==> flow/design.v <==
module init_lcd (dataA, dataB, result,clk, clk_en, reset, start, done, read_write, register_select, enable_op, data_out);
	input clk, clk_en, reset, start;
	input [31:0] dataA, dataB;
	output read_write;
	output reg [7:0] data_out;
	output reg [31:0] result;
	output reg register_select, enable_op, done;
	reg [1:0] state;
	reg [31:0] counter;
	parameter idle_state = 2'b00, busy_state = 2'b01, end_state = 2'b11;  
	assign read_write = 1'b0;
	always @ (posedge clk) begin
		if (reset) begin
			counter <= 32'd0;
			register_select <= 1'b0;
			state <= idle_state;
			result <= 32'd0;
			data_out <= 8'b0;
			done <= 1'b0;
			enable_op <= 1'b1;
		end
		else begin
			if (clk_en) begin
				case (state) 
					idle_state: begin
						done <= 1'b0;
						enable_op <= 1'b1;
						if(start) begin
							register_select <= dataA [0];
							data_out <= dataB [7:0];
							counter <= 32'd0;
							state <= busy_state;
						end
					end 
					busy_state: begin
						if (counter < 32'd100000) begin
							counter <= counter + 32'd1;
						end
						else begin
							counter <= 32'd0;
							state <= end_state;
							enable_op <= 1'b0;
						end 
					end
					end_state: begin
						if (counter < 32'd100000) begin
								counter <= counter + 32'd1;
							end
							else begin
								result <= 32'd1;
								done <= 1'b1;
								state <= idle_state;
							end 
					end
				endcase
			end
		end
	end
endmodule
* From RTL to reports: init_lcd
What the tools print for init_lcd, step after step. Line numbers count from 1 in the design file above. Operators: Yosys type, input widths -> output width; for muxes data width and select width s. Library cell names are shortened. Not given: --
Inputs: top init_lcd, clock port clk, cell library sky130hd, corner tt_025C_1v80

* Word-level counts
Yosys after proc, flatten, opt, wreduce and memory -nomap, before mapping. Memory bits, and registers merged into a memory's read port (data or address), are not among the register bits. Print and check cells are not counted. Equal cells are merged and count once.
Bit counts: register bits after elaboration 46, output and inout bits 44
Cells by class: reduce/logical cells 10, equality and inequality tests 6, add/sub/neg operators 1, multiplexer cells 12, $lt $le $gt $ge 1, bitwise logic cells 1
Operators by type and width (count):
- $pmux 32 s3 | 1
- $mux 32 | 3
- $add 32x1->32 const B | 1
- $lt 32x17->1 const B | 1
- $reduce_and 3->1 | 4
- $ne 2x2->1 const B | 4
- $pmux 2 s3 | 1
- $mux 2 | 3
- $reduce_and 5->1 | 1
- $reduce_bool 2->1 | 2
- $reduce_and 4->1 | 1
- $pmux 1 s2 | 2
- $reduce_bool 3->1 | 1
- $eq 2x1->1 const B | 1
- $eq 2x2->1 const B | 1
- $logic_not 2->1 | 1
- $mux 1 | 2
- $not 1->1 | 1

* Longest topological paths
Longest topological path by Yosys (ltp), each cell counted once; first at word level (registers and memories cut), then after technology mapping (sequential cells cut; the memories' decode and read muxes count).
Depth: depth in word-level cells 3, ABC_AREA 0, depth in mapped cells 8, gate-level depth less buffers 7

* After synthesis
Source: synth_stat.txt of the flow (Yosys; design flattened, memories mapped). It holds for the ABC_AREA given above (unset counts as 0); a run with the other value may have another netlist. The area totals of this step are shown rounded.
Cell types:
- dfxtp_1 | count 47, total area 940.902 sq um
- buf_4 | count 35, total area 262.752 sq um
- a21oi_1 | count 29, total area 145.139 sq um
- nand2_1 | count 36, total area 135.13 sq um
- and2_1 | count 15, total area 93.84 sq um
- nor2_1 | count 15, total area 56.304 sq um
- nand4_1 | count 8, total area 50.048 sq um
- nand3_1 | count 9, total area 45.043 sq um
- a31oi_1 | count 5, total area 31.28 sq um
- nand2b_1 | count 5, total area 31.28 sq um
- nor4_1 | count 5, total area 31.28 sq um
- nor3_1 | count 6, total area 30.029 sq um
- a211o_1 | count 3, total area 26.275 sq um
- o21ai_0 | count 5, total area 25.024 sq um
- a211oi_1 | count 3, total area 22.522 sq um
- buf_6 | count 2, total area 22.522 sq um
- or4_1 | count 3, total area 22.522 sq um
- nor4_4 | count 1, total area 21.27 sq um
Other cell types: 29; their cells: 40.
Synthesis totals: cells in the netlist 272, mapped flip-flops 47, chip area (Yosys) 2280 sq um, buffer cells 42

* Timing after synthesis
Path of least setup slack by OpenSTA after synthesis, without wires, with an ideal clock, recovery checks aside; 20% of the period is set as input and as output delay. Where synthesis merged equal registers, the netlist keeps one of their names.
Timing after synthesis: kind reg-to-reg, start point register counter[11], end point register counter[11], data arrival time 2.184 ns, stages on the path 9, path delay 2.253 ns, period 2.52 ns, path slack 0.267 ns, buffers on the path 2, setup time 0.069 ns, data required time 2.451 ns, period reached after synthesis 2.253 ns
"path delay" is the arrival time less input delay plus setup time. "stages on the path": output pins that drive a net of the path, with the launching flip-flop's if there is one; two outputs of one cell count as two. "period reached after synthesis" = period - worst setup slack (recovery checks aside). The figure is calculated, with input and output delays left at 20% of the set period. The rows between start and end are the longest chain of elaborated cells between them; the timing report does not say that the signal goes this way. Where chains are equally long, one stands for them. A line is the first line of the expression or statement that the cell stems from. Yosys adds cells for indexed reads and writes and turns some case tables into memories. A register here has more assigning lines than the two given.
On the way, after synthesis: cells stage by stage dfxtp_1 -> buf_6 -> nor4_4 -> o211ai_2 -> a31o_4 -> or4_1 -> buf_2 -> or4_1 -> o21ai_1, length of the longest elaborated chain 3
Ends and longest elaborated chain, after synthesis:
- start, declared | RTL line 9 | reg [31:0] counter;
- start, assigned | RTL line 37 | counter <= counter + 32'd1;
- start, assigned | RTL line 47 | counter <= counter + 32'd1;
- $add 32x1->32 | RTL line 47
- $mux 32 | RTL line 46 | if (counter < 32'd100000) begin
- $pmux 32 s3 | RTL line 24 | case (state)
- end, assigned | RTL line 37
- end, assigned | RTL line 47
- end, declared | RTL line 9

* Worst path after layout
Path of least setup slack in the final report of record 2 (OpenROAD, finished layout, wires in). Where an end is a register, its clock arrival counts in the times.
Timing after layout: kind reg-to-reg, start point register counter[11], end point register counter[11], path slack 0.15 ns, setup time 0.06 ns, buffers on the path 0, data required time 2.64 ns, stages on the path 7, data arrival time 2.49 ns, period 2.4 ns
The rows between start and end are the longest chain of elaborated cells between them; the timing report does not say that the signal goes this way. Where chains are equally long, one stands for them. A register here has more assigning lines than the two given.
On the way, after layout: cells stage by stage dfxtp_1 -> nor4_4 -> o211ai_2 -> a31o_4 -> or4_4 -> or4_1 -> o21ai_1, length of the longest elaborated chain 3
Ends and longest elaborated chain, after layout:
- start, declared | RTL line 9 | reg [31:0] counter;
- start, assigned | RTL line 37 | counter <= counter + 32'd1;
- start, assigned | RTL line 47 | counter <= counter + 32'd1;
- $add 32x1->32 | RTL line 47
- $mux 32 | RTL line 46 | if (counter < 32'd100000) begin
- $pmux 32 s3 | RTL line 24 | case (state)
- end, assigned | RTL line 37
- end, assigned | RTL line 47
- end, declared | RTL line 9

Appendix: measured runs

Below are 2 stored runs of the flow (Yosys, OpenROAD; platform sky130hd) on init_lcd, each with its settings and what was measured, unordered. Constraints: input delay and output delay 20% of the set period each, output load 0.01 pF.
"achieved period" is the run's clock period less its worst setup slack. It is reckoned from that one timing run; input and output delays stay at 20% of the period that was set.
"time on the worst setup path" means the part of the period allowed to the worst setup path (the constraints hold back 20% at inputs and 20% at outputs) less its slack; where the path has registers, the arrival times of their clocks count too.
"overall power" is the tool's figure for a default switching activity; nothing was simulated.
The results are shown rounded.

* Record 1 | settings: period_ns 3.32; CORE_UTILIZATION 65; SETUP_SLACK_MARGIN 0.7; PLACE_DENSITY 0.53; CORE_ASPECT_RATIO 0.87; CORE_MARGIN 5; CELL_PAD_IN_SITES_DETAIL_PLACEMENT 1; TNS_END_PERCENT 70; ABC_AREA 1; GPL_ROUTABILITY_DRIVEN 0; CTS_CLUSTER_SIZE 63; CAP_MARGIN 20; SLEW_MARGIN 20 | stopped before the end: placement reported DPL-0033
* Record 2 | settings: period_ns 2.4; CORE_UTILIZATION 25; CAP_MARGIN 20; CORE_MARGIN 2; SLEW_MARGIN 20 | results: chip area after synthesis (Yosys) 2,280 sq um; area inside the die boundary 9,910 sq um; standard-cell area of the final layout 2,730 sq um; utilization 31.0 %; setup slack of the critical path 0.146 ns; worst hold slack 0.456 ns; overall power 1.44 mW; achieved period 2.254 ns; time on the worst setup path 2.25 ns; kind of the worst setup path reg-to-reg
