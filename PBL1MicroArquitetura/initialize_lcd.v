==> flow/design.v <==
module initialize_lcd (
	dataa,
	datab,
	result,
	clk,
	clk_en,
	start,
	reset,
	done,
	lcd_enable,
	lcd_rs,
	lcd_rw,
	lcd_data
);
input [31:0] dataa;
input [31:0] datab;  
input clk;
input clk_en;
input start;
input reset;
output reg [31:0] result;
output reg done;
output reg lcd_rs;
output lcd_rw;
output reg [7:0] lcd_data;
output reg lcd_enable;
localparam functionSet = 2'b00, EntryMode = 2'b01, Display = 2'b10,  finish = 2'b11;
reg [2:0] state;
reg [23:0] counter = 24'h000000;
assign lcd_rw = 1'b0;
always @ (posedge clk or posedge reset) begin
	if(reset) begin
		counter <= 16'd0;
		state   <= 3'b0;
		lcd_rs  <= 1'b0;
		lcd_enable  <= 1'b0;
		lcd_data  <= 8'b00000000;
	end 
	else begin
				case (state)
					functionSet:begin
						done <= 1'b0;
						lcd_enable <= 1'b0;
						lcd_rs <= 1'b0;
						lcd_data <= 8'b00111000;
						counter <= 16'd0;
						state <= EntryMode;
					end
					EntryMode:begin 
						done <= 1'b0;
						lcd_enable <= 1'b0;
						lcd_rs <= 1'b0;
						lcd_data <= 8'b00000110;
						state <= Display;
					end 
					Display:begin 
						done <= 1'b1;
						lcd_enable <= 1'b1;
						lcd_rs <= 1'b1;
						lcd_data <= 8'b00001111;
						state <= finish;
					end
					finish:begin 
						done <= 1'b1;
						lcd_enable <= 1'b0;
						lcd_rs <= 1'b0;
						result <= 1'b1;
					end
				endcase
		end 
	end 
endmodule
## Tool chain data of initialize_lcd

Tool output for the design above, in the order of the flow.
Line numbers count from 1 in the design file above.
Operators: Yosys type, input widths -> output width; for muxes data width and select width s.
Library cell names are shortened.
The mark n/a stands for no value.

- Top module: initialize_lcd
- Clock port: clk
- Cell library: sky130hd
- Corner: tt_025C_1v80

## Elaborated design

Yosys after proc, flatten, opt, wreduce and memory -nomap, before mapping. Memory bits, and registers merged into a memory's read port (data or address), are not among the register bits. Print and check cells are not counted. Equal cells are merged and count once.

- Bits in registers: 13
- Bits in latches: 0
- Bits in writable memories: 0
- Bits in read-only memories: 0
- Word width x clocked read ports: 0
- Memories: 0
- Bits of input ports: 68
- Output and inout port bits: 44
- Cells after elaboration: 20

- $add $sub $neg: 0
- Multiply operators: 0
- Div/mod/pow operators: 0
- Order comparisons: 0
- Equality and inequality tests: 3
- Shift-type cells: 0
- Muxes and demuxes: 4
- Bitwise logic cells: 1
- Reductions and logical operators: 8

Operator list:

| operator | number |
|---|---|
| $pmux 8 s3 | 1 |
| $pmux 3 s3 | 1 |
| $eq 3x2->1 const B | 2 |
| $reduce_bool 2->1 | 2 |
| $reduce_or 2->1 | 2 |
| $pmux 1 s2 | 2 |
| $eq 3x1->1 const B | 1 |
| $logic_not 3->1 | 1 |
| $reduce_bool 3->1 | 1 |
| $reduce_or 3->1 | 1 |
| $reduce_and 2->1 | 1 |
| $not 1->1 | 1 |

## Longest topological paths

Depth = most cells in a row (Yosys ltp): at word level without a register or memory, in the mapped netlist without a sequential cell, where the memories' decode and read muxes count.

- Word-level depth: 4
- ABC_AREA: 0
- Gate-level depth with buffers: 2
- Depth with buffers taken out: 2

## Mapped cells and area

Yosys stat after the flow's synthesis: flattened, memories mapped to cells. It holds for the ABC_AREA given above (unset counts as 0); a run with the other value may have another netlist.

Cell types:

| cell type | number | area in all (µm²) |
|---|---|---|
| buf_4 | 38 | 285.274 |
| dfrtp_1 | 8 | 200.192 |
| edfxtp_1 | 1 | 30.029 |
| dfstp_2 | 1 | 26.275 |
| nor2_1 | 4 | 15.014 |
| nor4_2 | 1 | 12.512 |
| a21oi_2 | 1 | 8.758 |
| a21o_1 | 1 | 7.507 |
| conb_1 | 2 | 7.507 |
| inv_1 | 2 | 7.507 |
| o21a_1 | 1 | 7.507 |
| o21bai_1 | 1 | 7.507 |
| nor2_2 | 1 | 6.256 |
| or2_2 | 1 | 6.256 |
| o21ai_0 | 1 | 5.005 |

- Cell count: 64
- Mapped area: 633.1 µm²
- Sequential part of the area: 256.5 µm²
- Mapped flip-flops: 10
- Buffers: 38

## Worst setup path after synthesis

OpenSTA on the mapped netlist: ideal clock, no wires. The path of least setup slack (recovery checks aside). Input and output delay are each 20% of the period. Register names are those of the netlist, which keeps one name where synthesis merged equal registers.

- Kind: register to register
- Start point: register state
- End point: register done
- Period: 1.13 ns
- Setup time: 0.298 ns
- Time at the first pin: 0.000 ns
- Arrival time: 0.739 ns
- Data required time: 0.832 ns
- Path slack: 0.093 ns
- Path delay: 1.037 ns
- Stages on the path: 3
- Path buffers: 0
- Synthesis period reached: 1.037 ns

"path delay" = arrival - input delay + setup time.
"stages on the path": output pins that drive a net of the path, with the launching flip-flop's if there is one; two outputs of one cell count as two.
"synthesis period reached" is the clock period less the worst setup slack; recovery checks do not enter. This is arithmetic on one report: input and output delays are still those of the set period (20% each).
An end named without its bit number is one bit of that signal or, where synthesis recoded a state register, one of its new flip-flops.
A register here has more assigning lines than the two given.

- Path through: dfstp_2 -> nor2_1 -> a21oi_2

RTL lines, path post-synthesis:

| element | RTL line | source |
|---|---|---|
| start, declared | 28 | `reg [2:0] state;` |
| start, assigned | 47 | `state <= EntryMode;` |
| start, assigned | 54 | `state <= Display;` |
| end, assigned | 42 | `done <= 1'b0;` |
| end, assigned | 50 | `done <= 1'b0;` |
| end, declared | 22 | `output reg done;` |

No chain of elaborated cells between the ends is given.

==> runs of initialize_lcd <==
Design initialize_lcd on sky130hd. What follows are 2 stored runs of the flow, each under its own settings; their order means nothing. The constraints put input and output delay at 20% of the set period each and load the outputs with 0.01 pF.
Among the settings, -- means not set for that run.

| name | entry A | entry B |
|---|---|---|
| period_ns | 1.44 | 1.96 |
| CORE_UTILIZATION | 60 | 69 |
| SETUP_SLACK_MARGIN | -0.13 | -- |
| PLACE_DENSITY | 0.42 | -- |
| CELL_PAD_IN_SITES_DETAIL_PLACEMENT | 1 | -- |
| GPL_TIMING_DRIVEN | 0 | -- |
| CTS_CLUSTER_SIZE | 43 | 77 |
| MIN_ROUTING_LAYER | met1 | -- |
| CAP_MARGIN | 20 | 20 |
| CORE_MARGIN | 2 | 2 |
| SLEW_MARGIN | 20 | 20 |
| PLACE_DENSITY_LB_ADDON | -- | 0.04 |
| TNS_END_PERCENT | -- | 45 |
| ABC_AREA | -- | 0 |
| GPL_ROUTABILITY_DRIVEN | -- | 0 |
| MAX_ROUTING_LAYER | -- | met5 |

Entry A: no results, placement failed with DPL-0033
Entry B: no results, floorplanning failed with PDN-0185
