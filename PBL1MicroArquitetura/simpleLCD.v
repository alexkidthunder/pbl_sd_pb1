==> flow/design.v <==
module lcd(
  clk_en,
  rs,
  e,
  d
);
parameter STATE00 = 2'b00;
parameter STATE01 = 2'b01;
parameter STATE02 = 2'b10;
parameter DONE    = 2'b11;
input clk_en;
output rs;
output e;
output [7:0] d;
reg rs = 1'b0;
reg e = 1'b0;
reg d = 8'b00000000;
reg [1:0] state = 2'b00;
reg [23:0] count = 24'h000000;
always @(posedge clk_en) begin
  case (state)
    STATE00: begin                        
      if (count == 24'h000000) begin       
        rs <= 1'b1;                        
        d  <= 8'h48;                       
        count <= count + 24'h000001;       
      end  
      else if (count == 24'h000005) begin  
        count <= 24'h000000;               
        state <= STATE01;                  
      end
      else begin                           
        count <= count + 24'h000001;       
      end
    end
    STATE01: begin                        
      if (count == 24'h000000) begin       
        e <= 1'b1;                         
        count <= count + 24'h000001;       
      end
      else if (count == 24'h000019) begin  
        count <= 24'h000000;               
        state <= STATE02;                  
      end
      else begin                           
        count <= count + 24'h000001;       
      end
      end
    STATE02: begin
      if (count == 24'h000000) begin       
        e <= 1'b0;                         
        count <= count + 24'h000001;       
      end
      else if (count == 24'h000FA0) begin  
        count <= 24'h000000;               
        state <= DONE;                     
      end
      else begin                           
        count <= count + 24'h000001;       
      end
    end
    DONE: ;
    default: ;
  endcase 
end
endmodule
**Tool chain data of lcd**

Tool output for the design above, in the order of the flow.
Line numbers count from 1 in the design file above.
Cell names lack the library's common part.
The mark -- stands for no value.

- Top module: lcd
- Clock: clk_en
- Cell library: sky130hd
- Timing corner: tt_025C_1v80

**Elaborated design**

Source: Yosys, flattened and elaborated, memories not mapped. Widths are those after wreduce. Registers that Yosys merges into a memory's read port (data or address) are not register bits. Print and check cells do not count.

- Flip-flop bits (word level): 29
- Input bits: 1
- Output and inout bits: 10
- Elaborated cells: 43

- $add $sub $neg: 1
- Equal/unequal tests: 13
- Mux-type cells: 17
- Reduce/logical cells: 7

Operator list:

| kind | count |
|---|---|
| two-way mux 24 bit | 6 |
| parallel mux 24 bit (select 3 bit) | 1 |
| adder 24 x 1 -> 24 bit (second input constant) | 1 |
| == test 24 x 12 -> 1 bit (second input constant) | 1 |
| == test 24 x 3 -> 1 bit (second input constant) | 1 |
| == test 24 x 5 -> 1 bit (second input constant) | 1 |
| logical NOT 24 bit | 1 |
| != test 2 bit (second input constant) | 8 |
| two-way mux 2 bit | 6 |
| AND reduction 7 bit | 1 |
| parallel mux 2 bit (select 3 bit) | 1 |
| AND reduction 3 bit | 1 |
| nonzero test 3 bit | 1 |
| == test 2 x 1 -> 1 bit (second input constant) | 1 |
| == test 2 bit (second input constant) | 1 |
| logical NOT 2 bit | 1 |
| AND reduction 2 bit | 1 |
| nonzero test 2 bit | 1 |
| parallel mux 1 bit (select 2 bit) | 1 |
| two-way mux 1 bit | 2 |

**Logic depth**

Yosys ltp: most cells in a row. Word level: on the elaborated netlist, between registers, memories and ports. Mapped: between sequential cells and ports; inverters and the memories' decode and read muxes count.

- Depth in word-level cells: 4
- ABC_AREA: 0
- Depth in mapped cells: 9
- Mapped depth without buffers: 7

**Netlist**

The flow's flattened synthesis, as Yosys stat reports it; memories are mapped. The netlist is that of the ABC_AREA named above (0 if unset); the other value can give another one.

- Standard cells after synthesis: 173
- Cell area after synthesis: 1823.0 um2
- Sequential area: 840.8 um2
- Flip-flops: 28
- Buffers: 13

Cells by type:

| cell type | count | area in all (um2) |
|---|---|---|
| edfxtp_1 | 28 | 840.806 |
| xnor2_1 | 14 | 122.618 |
| ha_1 | 8 | 100.096 |
| nor2_1 | 25 | 93.84 |
| buf_4 | 9 | 67.565 |
| xor2_1 | 7 | 61.309 |
| nor3_1 | 11 | 55.053 |
| nand3_1 | 10 | 50.048 |
| inv_1 | 13 | 48.797 |
| nor4_4 | 2 | 42.541 |
| nand2_1 | 10 | 37.536 |
| buf_6 | 3 | 33.782 |
| and4_1 | 3 | 26.275 |
| nor4_1 | 4 | 25.024 |
| nor4b_4 | 1 | 23.773 |
| nand3_4 | 1 | 17.517 |
| nand4b_1 | 2 | 17.517 |
| nand4_1 | 2 | 12.512 |

Other cell types: 17; their cells: 20.

**Worst setup path after synthesis**

Source: OpenSTA report_checks on the synthesized netlist (no wires, ideal clock, input and output delay 20% of the period each), path of least setup slack; recovery checks are left aside. Register names are those of the netlist, which keeps one name where synthesis merged equal registers.

- Path type: flip-flop to flip-flop
- Start: reg count[12]
- End: reg state[0]
- Period: 2.36 ns
- Library setup time: 0.329 ns
- Time at the first pin: 0.000 ns
- Data arrival time: 1.663 ns
- Required time: 2.031 ns
- Path slack: 0.368 ns
- Delay of the path: 1.992 ns
- Stages: 6
- Buffers on the path: 0
- Synthesis period reached: 1.992 ns

"delay of the path" is the arrival time less input delay plus setup time.
"stages" counts driving pins, that of a launching flip-flop among them; a cell with two outputs on the path counts twice.
"synthesis period reached" is the clock period less the worst setup slack; recovery checks do not enter. This is arithmetic on one report: input and output delays are still those of the set period (20% each).
Between the ends stands the longest chain of elaborated cells between them, by number of cells; it is not shown to be the way that was timed. Of several equally long chains one is given.
A line is the first line of the expression or statement that the cell stems from. Yosys adds cells for indexed reads and writes and turns some case tables into memories.
A register here has more assigning lines than the two given.
The path ends at the enable pin of a flip-flop; only ways to that pin are counted.

- Cell sequence: edfxtp_1 > nor4_1 > nand3_1 > or2_2 > o31a_1 > nor3_1
- Cells in the longest elaborated chain: 3
- Elaborated cells on any way between the ends: 11
- Classes of those cells: eq/ne: 9; reduce/logical: 2

RTL lines, path after synthesis:

| what | RTL line | source |
|---|---|---|
| start, declared | 19 | `reg [23:0] count = 24'h000000;` |
| start, assigned | 26 | `count <= count + 24'h000001;` |
| start, assigned | 33 | `count <= count + 24'h000001;` |
| == test 24 x 12 -> 1 bit | 54 | `else if (count == 24'h000FA0) begin` |
| != test 2 bit | -- |  |
| AND reduction 7 bit | -- |  |
| end, assigned | 43 | `state <= STATE02;` |
| end, assigned | 56 | `state <= DONE;` |
| end, declared | 18 | `reg [1:0] state = 2'b00;` |

**Worst path after layout**

Path of least setup slack in the final report of stored run 1 (OpenROAD, finished layout, wires in). Where an end is a register, its clock arrival counts in the times.

- Path type: flip-flop to flip-flop
- Start: reg count[12]
- End: reg state[0]
- Period: 2.69 ns
- Library setup time: 0.31 ns
- Time at the first pin: 0.28 ns
- Data arrival time: 2.28 ns
- Required time: 2.66 ns
- Path slack: 0.38 ns
- Stages: 6
- Buffers on the path: 0

Between the ends stands the longest chain of elaborated cells between them, by number of cells; it is not shown to be the way that was timed. Of several equally long chains one is given.
A register here has more assigning lines than the two given.
The path ends at the enable pin of a flip-flop; only ways to that pin are counted.

- Cell sequence: edfxtp_1 > nor4_1 > nand3_1 > or2_2 > o31a_1 > nor3_1
- Cells in the longest elaborated chain: 3
- Elaborated cells on any way between the ends: 11
- Classes of those cells: eq/ne: 9; reduce/logical: 2

RTL lines, path post-layout:

| what | RTL line | source |
|---|---|---|
| start, declared | 19 | `reg [23:0] count = 24'h000000;` |
| start, assigned | 26 | `count <= count + 24'h000001;` |
| start, assigned | 33 | `count <= count + 24'h000001;` |
| == test 24 x 12 -> 1 bit | 54 | `else if (count == 24'h000FA0) begin` |
| != test 2 bit | -- |  |
| AND reduction 7 bit | -- |  |
| end, assigned | 43 | `state <= STATE02;` |
| end, assigned | 56 | `state <= DONE;` |
| end, declared | 18 | `reg [1:0] state = 2'b00;` |

Ticket comment

2 stored runs of lcd in the flow (synthesis by Yosys, layout by OpenROAD, sky130hd cells), in arbitrary order. Constraints: input delay and output delay 20% of the set period each, output load 0.01 pF.
"clock period reached" = clock period - worst setup slack. The figure is calculated, with input and output delays left at 20% of the set period.
By "critical setup path time" is meant the share of the clock period that the worst setup path is allowed (20% is reserved at inputs, 20% at outputs), minus its slack. Clock arrival times at its registers enter into it.
By "total power of the final layout" is meant OpenSTA's value without simulated activity: inputs other than the clock are taken to toggle once in ten clock periods, and the tool carries that through the logic.

### Stored run 1

==> flow/run.sh <==
#!/bin/bash
# the make line also repeats the synthesis and layout settings of config.mk as NAME=value (left out here)
make -C /OpenROAD-flow-scripts/flow DESIGN_CONFIG=/design/flow/config.mk WORK_HOME=/design/flow/orfs CLKGATE_MAP_FILE= finish
==> flow/config.mk <==
export PLATFORM = sky130hd
export DESIGN_NAME = lcd
export DESIGN_NICKNAME = lcd
export VERILOG_FILES = /design/flow/design.v
export SDC_FILE = /design/flow/constraint.sdc
export NUM_CORES = 4
export LEC_CHECK = 0
export CAP_MARGIN = 15
export CELL_PAD_IN_SITES_DETAIL_PLACEMENT = 1
export CORE_MARGIN = 2
export CORE_UTILIZATION = 17
export CTS_CLUSTER_DIAMETER = 51
export MIN_ROUTING_LAYER = met2
export PLACE_DENSITY_LB_ADDON = 0.16
export SETUP_SLACK_MARGIN = 0.19
export SLEW_MARGIN = 25
==> flow/constraint.sdc <==
create_clock -name core_clock -period 2.69 [get_ports {clk_en}]
set_input_delay 0.5380 -clock core_clock [delete_from_list [all_inputs] [get_ports {clk_en}]]
set_output_delay 0.5380 -clock core_clock [all_outputs]
set_load 0.01 [all_outputs]

Results of stored run 1:
- Synthesis area: 1823.0 um2
- Area of the die: 11568.1 um2
- Standard-cell area after layout: 2025.7 um2
- Utilization after routing: 19.5%
- Setup slack of the worst path: 0.382 ns
- Setup total negative slack: 0.000 ns
- Worst hold slack in the final report: 0.661 ns
- Total power of the final layout: 0.7291 mW
- Clock period reached: 2.308 ns
- Critical setup path time: 2.31 ns
- Critical path kind: flip-flop to flip-flop

### Stored run 2

==> flow/run.sh <==
#!/bin/bash
# the make line also repeats the synthesis and layout settings of config.mk as NAME=value (left out here)
make -C /OpenROAD-flow-scripts/flow DESIGN_CONFIG=/design/flow/config.mk WORK_HOME=/design/flow/orfs CLKGATE_MAP_FILE= finish
==> flow/config.mk <==
export PLATFORM = sky130hd
export DESIGN_NAME = lcd
export DESIGN_NICKNAME = lcd
export VERILOG_FILES = /design/flow/design.v
export SDC_FILE = /design/flow/constraint.sdc
export NUM_CORES = 4
export LEC_CHECK = 0
export ABC_AREA = 1
export CAP_MARGIN = 20
export CELL_PAD_IN_SITES_GLOBAL_PLACEMENT = 2
export CORE_MARGIN = 6
export CORE_UTILIZATION = 37
export GPL_TIMING_DRIVEN = 1
export MAX_ROUTING_LAYER = met5
export PLACE_DENSITY = 0.77
export SETUP_SLACK_MARGIN = 0.08
export SLEW_MARGIN = 20
export TNS_END_PERCENT = 65
==> flow/constraint.sdc <==
create_clock -name core_clock -period 1.35 [get_ports {clk_en}]
set_input_delay 0.2700 -clock core_clock [delete_from_list [all_inputs] [get_ports {clk_en}]]
set_output_delay 0.2700 -clock core_clock [all_outputs]
set_load 0.01 [all_outputs]

Results of stored run 2:
- Synthesis area: 2088.3 um2
- Area of the die: 7590.8 um2
- Standard-cell area after layout: 3121.7 um2
- Utilization after routing: 59.2%
- Setup slack of the worst path: -0.328 ns
- Setup total negative slack: -7.780 ns
- Worst hold slack in the final report: 0.725 ns
- Total power of the final layout: 1.633 mW
- Clock period reached: 1.678 ns
- Critical setup path time: 1.68 ns
- Critical path kind: flip-flop to flip-flop
